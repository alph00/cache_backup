==> flow/design.v <==
module pc(
        input                    clk,
        input                    resetn,
        input                    en,
        input                    i_ready_1,
        input                    i_ready_2,
        input                    full,
        input                    is_branch,
        input  [31:0]            addr_branch,
        input                    is_exception,
        input  [31:0]            addr_exception,
        output  reg [31:0]       pc
);
    reg     [31:0] npc;
    always@(posedge clk) begin
        pc <= npc;
    end
    always@(*) begin
        if(!resetn)
            npc = 32'hbfc00000; 
        else if(en) begin
            if(is_exception)
                npc = addr_exception;
            else if(is_branch)
                npc = addr_branch;
            else if(full)
                npc = pc;
            else if(i_ready_1 && i_ready_2)
                npc = pc + 8;
            else if(i_ready_1 && !i_ready_2)
                npc = pc + 4;
            else
                npc = pc;
        end
        else begin
            npc = pc; 
        end
    end
endmodule
# Reports on pc
# Tool output for the design above, in the order of the flow.
# Lines are those of the file above, counted from 1.
# Library cell names are shortened.
# The mark -- stands for no value.
dict set report design {
  top {pc}
  clock {clk}
  library {sky130hd}
  corner {tt_025C_1v80}
}

# Word level
# Counts by Yosys on the flattened word-level netlist (proc, flatten, opt, wreduce; memories kept). Register bits leave out memories and registers merged into their read ports (data or address). Print and check cells are left out. Cells with the same type and inputs are merged into one.
dict set report bits {
  reg_bits 32
  out_inout_bits 32
  wordCells 14
}
dict set report op_classes {
  n_addsub 2
  eq_ne 1
  n_mux 5
  reduce_logical 5
}
# operator count
set ops {}
lappend ops {{two-way mux 32 bit} 5}
lappend ops {{adder 32 x 3 -> 32 bit (second input constant)} 1}
lappend ops {{adder 32 x 4 -> 32 bit (second input constant)} 1}
lappend ops {{nonzero test 4 bit} 1}
lappend ops {{!= test 3 x 1 -> 1 bit (second input constant)} 1}
lappend ops {{AND reduction 3 bit} 1}
lappend ops {{logical AND 1 bit} 2}
lappend ops {{logical NOT 1 bit} 1}

# Depth
# Yosys ltp: most cells in a row. Word level: on the elaborated netlist, between registers, memories and ports. Mapped: between sequential cells and ports; inverters and the memories' decode and read muxes count.
dict set report logic_depth {
  ltp_word 7
  abc_area 0
  ltp_mapped 8
  ltp_nobuf 6
}

# Synthesis result
# Yosys stat after the flow's synthesis: flattened, memories mapped to cells. It holds for the ABC_AREA given above (unset counts as 0); a run with the other value may have another netlist.
# Totals and module areas in this step are rounded.
# type count area_total_um2
set by_type {}
lappend by_type {dfxtp_1 32 640.614}
lappend by_type {nand3_1 31 155.149}
lappend by_type {o21ai_0 27 135.13}
lappend by_type {a21oi_1 20 100.096}
lappend by_type {nor2_1 26 97.594}
lappend by_type {a22o_1 10 87.584}
lappend by_type {nand2_1 22 82.579}
lappend by_type {nand4_1 11 68.816}
lappend by_type {clkbuf_1 16 60.058}
lappend by_type {a22oi_1 6 45.043}
lappend by_type {a221oi_1 5 43.792}
lappend by_type {a31oi_1 7 43.792}
lappend by_type {nand4_4 2 42.541}
lappend by_type {a222oi_1 4 40.038}
lappend by_type {a211oi_1 5 37.536}
lappend by_type {and3_1 6 37.536}
lappend by_type {o211ai_1 5 37.536}
lappend by_type {o311ai_0 4 35.034}
# Not listed: further types 41, cells in them 73.
dict set report synth_totals {
  mapped_cells 312
  yosys_area_um2 2400
  flip_flops 32
  buffers 24
}

# Path before layout
# OpenSTA on the mapped netlist: ideal clock, no wires. The path of least setup slack (recovery checks aside). Input and output delay are each 20% of the period. Register names are those of the netlist, which keeps one name where synthesis merged equal registers.
dict set report synth_timing {
  path_kind {input-to-reg}
  from {in is_exception}
  to {reg pc[29]}
  clock_period_ns 2.91
  in_delay_ns 0.582
  setup_time_ns 0.143
  arrival_ns 1.882
  t_required_ns 2.767
  slack_ns 0.885
  delay_ns 1.443
  stages 8
  synth_period_reached_ns 2.025
}
# "delay_ns" = arrival - input delay + setup time.
# "stages": output pins that drive a net of the path, with the launching flip-flop's if there is one; two outputs of one cell count as two.
# "synth_period_reached_ns" is the clock period less the worst setup slack; recovery checks do not enter. This is arithmetic on one report: input and output delays are still those of the set period (20% each).
# Between the ends stands the longest chain of elaborated cells between them, by number of cells; it is not shown to be the way that was timed. Of several equally long chains one is given.
# A line is the first line of the expression or statement that the cell stems from. Yosys adds cells for indexed reads and writes and turns some case tables into memories.
dict set report synth_via {
  path_cell_list {clkbuf_1 or2_2 buf_2 o21ai_4 buf_4 nor2_1 a211oi_1 o311ai_0}
  elab_chain_cells 2
}
# element line_no
set synth_rtl {}
lappend synth_rtl {{from (decl)} 10} ;# input                    is_exception,
lappend synth_rtl {{nonzero test 4 bit} --}
lappend synth_rtl {{AND reduction 3 bit} --}
lappend synth_rtl {{to (assign)} 16} ;# pc <= npc;
lappend synth_rtl {{to (decl)} 12} ;# output  reg [31:0]       pc

# Stored flow runs of pc (2 of them; Yosys, OpenROAD, sky130hd). They differ in their settings and are not a sequence. Constraints: input delay and output delay 20% of the set period each, output load 0.01 pF.
run="job 1" settings period_ns=1.85 CORE_UTILIZATION=36 PLACE_DENSITY=0.83 CORE_ASPECT_RATIO=0.54 CELL_PAD_IN_SITES_DETAIL_PLACEMENT=2 MIN_ROUTING_LAYER="met1" MAX_ROUTING_LAYER="met5" CAP_MARGIN=20 CORE_MARGIN=2 SLEW_MARGIN=20
run="job 1" outcome="incomplete, placement halted on DPL-0033"
run="job 2" settings period_ns=1.49 CORE_UTILIZATION=61 SETUP_SLACK_MARGIN=0.42 TNS_END_PERCENT=15 ABC_AREA=1 CAP_MARGIN=5 MIN_ROUTING_LAYER="met1" CORE_MARGIN=2 SLEW_MARGIN=20
run="job 2" outcome="incomplete, clock tree synthesis halted on DPL-0038"
